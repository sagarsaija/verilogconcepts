==> flow/design.v <==
module control_unit (clk, data_in, reset, run, shift, update, data_out, z);
parameter INITLZ_MEM = 2'b00;  
parameter ARITH = 2'b01;
parameter LOGIC = 2'b10;
parameter BUFFER = 2'b11;
input clk, data_in;
input reset, run, shift, update; 
output reg data_out; 
output reg[4:0] z;
reg [3:0] mem [3:0];
reg [7:0] shift_reg, shadow_reg;
reg [1:0] address, addressA, addressB;
always @(posedge clk)
begin
	if(reset == 1'b1)
	begin
		{mem[0],mem[1], mem[2],mem[3]
		,shift_reg,shadow_reg,address,addressA,addressB, data_out} = 39'd0;  
	  z = 5'bxxxxx;  
	end
	if(shift == 1'b1)
	begin
		data_out = shift_reg[0];  
		shift_reg = shift_reg >> 1;  
		shift_reg[7] = data_in;  
	end
	if(update == 1'b1)
		shadow_reg = shift_reg;
	if(run == 1'b1)  
	begin
		if(shadow_reg[7:6] == INITLZ_MEM)
		begin
			address = shadow_reg[5:4];
			mem[address] = shadow_reg[3:0];
			z = 5'bxxxxx;  
		end
		if(shadow_reg[7:6] == ARITH)
		begin
			{addressA, addressB} = {shadow_reg[1:0],shadow_reg[3:2]};
			if(shadow_reg[5] == 1'b1)
				z = mem[addressA] - mem[addressB];  
			else
				z = mem[addressA] + mem[addressB];  
		end
		if(shadow_reg[7:6] == LOGIC)
		begin
			{addressA, addressB} = {shadow_reg[1:0],shadow_reg[3:2]};
			if(shadow_reg[5] == 1'b1)
				z = {1'b0,mem[addressA] | mem[addressB]};  
			else										 
				z = {1'b0,mem[addressA] & mem[addressB]};
		end
		if(shadow_reg[7:6] == BUFFER)
			z = shadow_reg[4:0];
	end
end
endmodule
### Reports on control_unit

What the tools print for control_unit, step after step.
Lines are those of the file above, counted from 1.
Operators carry their Yosys type and port widths (W data, S select, Z words).
Library cell names are shortened.
A cell with - has no value.

| inputs | value |
|---|---|
| design top | control_unit |
| clock port | clk |
| library | sky130hd |
| timing corner | tt_025C_1v80 |

### Word level

Source: Yosys, flattened and elaborated. Widths are those after wreduce. Registers that Yosys merges into a memory's read port (data or address) are not register bits. Print and check cells do not count. Equal cells are merged and count once.

| cells by class | value |
|---|---|
| $add $sub $neg | 2 |
| multiply operators | 0 |
| div/mod/pow operators | 0 |
| magnitude comparators | 0 |
| equality and inequality tests | 12 |
| shifts and indexed selects | 0 |
| muxes and demuxes | 53 |
| bitwise gates (word level) | 2 |
| reductions and logical operators | 9 |

Operator list:

| cell | number |
|---|---|
| $mux W4 | 33 |
| $mux W5 | 7 |
| $pmux W4 S4 | 2 |
| $pmux W4 S2 | 4 |
| $mux W8 | 3 |
| $eq A2 B2 Y1 const B | 8 |
| $reduce_or A3 Y1 | 4 |
| $eq A2 B1 Y1 const B | 4 |
| $logic_not A2 Y1 | 4 |
| $mux W7 | 1 |
| $add A4 B4 Y5 | 1 |
| $sub A4 B4 Y5 | 1 |
| $and A4 B4 Y4 | 1 |
| $or A4 B4 Y4 | 1 |
| $mux W1 | 3 |
| $reduce_bool A2 Y1 | 1 |

| storage and ports | value |
|---|---|
| register bits | 38 |
| bits in latches | 0 |
| bits in writable memories | 0 |
| memory bits (read-only) | 0 |
| word width x clocked read ports | 0 |
| memories kept | 0 |
| input port bits | 6 |
| output and inout port bits | 6 |
| cells after elaboration | 86 |

### Depth

Yosys ltp: most cells in a row. Word level: on the elaborated netlist, between registers, memories and ports. Mapped: between sequential cells and ports; inverters and the memories' decode and read muxes count.

| logic depth | value |
|---|---|
| depth after elaboration | 17 |
| ABC_AREA | 0 |
| gate-level depth with buffers | 21 |
| depth with buffers taken out | 18 |

### Synthesis result

Source: synth_stat.txt of the flow (Yosys; design flattened, memories mapped). It holds for the ABC_AREA given above (unset counts as 0); a run with the other value may have another netlist.

Cell types:

| cell | number | area in all (um^2) |
|---|---|---|
| dfxtp_1 | 32 | 640.614 |
| mux2i_1 | 29 | 290.278 |
| edfxtp_1 | 6 | 180.173 |
| nand2_1 | 34 | 127.622 |
| nor2_1 | 24 | 90.086 |
| ha_1 | 7 | 87.584 |
| a21oi_1 | 13 | 65.062 |
| o21ai_0 | 12 | 60.058 |
| a211o_1 | 5 | 43.792 |
| xnor2_1 | 5 | 43.792 |
| nor4_4 | 2 | 42.541 |
| clkbuf_1 | 11 | 41.29 |
| inv_1 | 11 | 41.29 |
| a211oi_4 | 2 | 40.038 |
| nor3_1 | 7 | 35.034 |
| nor2b_1 | 5 | 31.28 |
| a211oi_1 | 4 | 30.029 |
| nand3_1 | 6 | 30.029 |

Other cell types: 32; their cells: 59.

| synthesis totals | value |
|---|---|
| mapped cells | 274 |
| cell area after synthesis | 2,354.8 um^2 |
| sequential part of the area | 820.8 um^2 |
| flip-flops | 38 |

### Timing after synthesis

Source: OpenSTA report_checks on the synthesized netlist (no wires, ideal clock, input and output delay 20% of the period each), path of least setup slack; recovery checks are left aside. Register names are those of the netlist, which keeps one name where synthesis merged equal registers.

| path post-synthesis | value |
|---|---|
| path kind | input port to flip-flop |
| from | input shift |
| to | register z[4] |
| clock period | 4.12 ns |
| external input delay | 0.824 ns |
| library setup time | 0.260 ns |
| time at the first pin | 0.824 ns |
| data arrival time | 4.140 ns |
| required time | 3.860 ns |
| setup slack | -0.280 ns |
| path delay | 3.576 ns |
| stages | 19 |
| path buffers | 2 |
| synthesis period reached | 4.4 ns |

"path delay" is the arrival time less input delay plus setup time.
"stages": output pins that drive a net of the path, with the launching flip-flop's if there is one; two outputs of one cell count as two.
"synthesis period reached" = period - worst setup slack (recovery checks aside). The figure is calculated, with input and output delays left at 20% of the set period.
The rows between start and end are the longest chain of elaborated cells between them; the timing report does not say that the signal goes this way. Where chains are equally long, one stands for them.
Each line given opens the expression or statement behind the cell; cells for indexed reads and writes are added by Yosys, which also makes memories of some case tables.
At most two assigning lines are given for a register; there are more.

| on the way, post-synthesis | value |
|---|---|
| path through | buf_6 mux2i_1 a211o_1 buf_4 inv_2 nor4_4 mux2i_1 mux2_4 a211oi_4 inv_1 ha_1 nand2_1 o21ai_1 fa_1 inv_1 a21o_1 a21oi_1 a211oi_1 o21ai_1 |
| length of the longest elaborated chain | 16 |
| elaborated cells between the ends (all ways) | 53 |

RTL lines, path post-synthesis:

| element | line | text |
|---|---|---|
| start, declared | 7 | `input reset, run, shift, update;` |
| $mux W7 | 21 | `if(shift == 1'b1)` |
| $mux W8 | 27 | `if(update == 1'b1)` |
| $eq A2 B2 Y1 | 34 | `mem[address] = shadow_reg[3:0];` |
| $reduce_or A3 Y1 | - |  |
| $pmux W4 S2 | 34 |  |
| $mux W4 | 31 | `if(shadow_reg[7:6] == INITLZ_MEM)` |
| $pmux W4 S4 | 43 | `z = mem[addressA] + mem[addressB];` |
| [2 not listed] | - |  |
| $mux W4 | 29 | `if(run == 1'b1)` |
| $add A4 B4 Y5 | 43 |  |
| $mux W5 | 40 | `if(shadow_reg[5] == 1'b1)` |
| $mux W5 | 37 | `if(shadow_reg[7:6] == ARITH)` |
| $mux W5 | 45 | `if(shadow_reg[7:6] == LOGIC)` |
| $mux W5 | 53 | `if(shadow_reg[7:6] == BUFFER)` |
| $mux W5 | 29 |  |
| end, assigned | 41 | `z = mem[addressA] - mem[addressB];` |
| end, assigned | 43 |  |
| end, declared | 9 | `output reg[4:0] z;` |

### Worst path after layout

Path of least setup slack in the final report of run 1 (OpenROAD, finished layout, wires in). Where an end is a register, its clock arrival counts in the times.

| path after layout | value |
|---|---|
| path kind | input port to flip-flop |
| from | input shift |
| to | register z[4] |
| clock period | 4.88 ns |
| external input delay | 0.98 ns |
| library setup time | 0.24 ns |
| time at the first pin | 0.98 ns |
| data arrival time | 4.76 ns |
| required time | 4.92 ns |
| setup slack | 0.16 ns |
| stages | 19 |
| path buffers | 2 |

The rows between start and end are the longest chain of elaborated cells between them; the timing report does not say that the signal goes this way. Where chains are equally long, one stands for them.
At most two assigning lines are given for a register; there are more.

| on the way, after layout | value |
|---|---|
| path through | clkdlybuf4s50_1 mux2i_1 a211o_1 inv_2 buf_4 nor4_1 nor2_1 nor4_2 a211oi_4 inv_1 ha_1 nand2_1 o21ai_1 fa_1 inv_1 a21o_1 a21oi_1 a211oi_1 o21ai_1 |
| length of the longest elaborated chain | 16 |
| elaborated cells between the ends (all ways) | 53 |

RTL lines, path after layout:

| element | line | text |
|---|---|---|
| start, declared | 7 | `input reset, run, shift, update;` |
| $mux W7 | 21 | `if(shift == 1'b1)` |
| $mux W8 | 27 | `if(update == 1'b1)` |
| $eq A2 B2 Y1 | 34 | `mem[address] = shadow_reg[3:0];` |
| $reduce_or A3 Y1 | - |  |
| $pmux W4 S2 | 34 |  |
| $mux W4 | 31 | `if(shadow_reg[7:6] == INITLZ_MEM)` |
| $pmux W4 S4 | 43 | `z = mem[addressA] + mem[addressB];` |
| [2 not listed] | - |  |
| $mux W4 | 29 | `if(run == 1'b1)` |
| $add A4 B4 Y5 | 43 |  |
| $mux W5 | 40 | `if(shadow_reg[5] == 1'b1)` |
| $mux W5 | 37 | `if(shadow_reg[7:6] == ARITH)` |
| $mux W5 | 45 | `if(shadow_reg[7:6] == LOGIC)` |
| $mux W5 | 53 | `if(shadow_reg[7:6] == BUFFER)` |
| $mux W5 | 29 |  |
| end, assigned | 41 | `z = mem[addressA] - mem[addressB];` |
| end, assigned | 43 |  |
| end, declared | 9 | `output reg[4:0] z;` |

==> results <==
Measured data: module control_unit, platform sky130hd, 2 stored runs of the flow under differing settings, order arbitrary. Input and output delays are each 20% of the period that was set; the output load is 0.01 pF.
"reached clock period": clock period set for the run, less the worst setup slack. It is reckoned from that one timing run; input and output delays stay at 20% of the period that was set.
"worst setup path time" is the time allowed to the run's worst setup path (the clock period less input and output delay, where it has them) less its slack. Clock arrival times count: a late capture clock shortens it, a late launch clock lengthens it.
By "power consumption" is meant OpenSTA's value without simulated activity: inputs other than the clock are taken to toggle once in ten clock periods, and the tool carries that through the logic.

#### Run 1

| setting | value |
|---|---|
| period_ns | `4.88` |
| CORE_UTILIZATION | `25` |
| SETUP_SLACK_MARGIN | `-0.24` |
| PLACE_DENSITY | `0.5` |
| CELL_PAD_IN_SITES_DETAIL_PLACEMENT | `1` |
| CTS_CLUSTER_SIZE | `75` |
| CAP_MARGIN | `20` |
| CORE_MARGIN | `2` |
| SLEW_MARGIN | `20` |

| result | value |
|---|---|
| power consumption | 741.1 µW |
| overall die area | 10,211.1 um^2 |
| utilization after routing | 32.7% |
| worst setup path time | 3.74 ns |
| worst setup path kind | input port to flip-flop |
| standard-cell area after layout | 3,009.1 um^2 |
| reached clock period | 4.716 ns |
| worst hold slack after layout | 0.493 ns |
| worst slack on setup checks | 0.164 ns |
| final setup TNS | 0.000 ns |
| chip area after synthesis (Yosys) | 2,354.8 um^2 |

#### Run 2

| setting | value |
|---|---|
| period_ns | `6.24` |
| CORE_UTILIZATION | `36` |
| PLACE_DENSITY | `0.4` |
| CELL_PAD_IN_SITES_DETAIL_PLACEMENT | `2` |
| ABC_AREA | `1` |
| GPL_ROUTABILITY_DRIVEN | `1` |
| MIN_ROUTING_LAYER | `met1` |
| CAP_MARGIN | `20` |
| CORE_MARGIN | `2` |
| SLEW_MARGIN | `20` |

| result | value |
|---|---|
| power consumption | 582.2 µW |
| overall die area | 7,754.6 um^2 |
| utilization after routing | 40.9% |
| worst setup path time | 3.81 ns |
| worst setup path kind | input port to flip-flop |
| standard-cell area after layout | 2,795.2 um^2 |
| reached clock period | 5.058 ns |
| worst hold slack after layout | 0.481 ns |
| worst slack on setup checks | 1.182 ns |
| final setup TNS | 0.000 ns |
| chip area after synthesis (Yosys) | 2,543.7 um^2 |
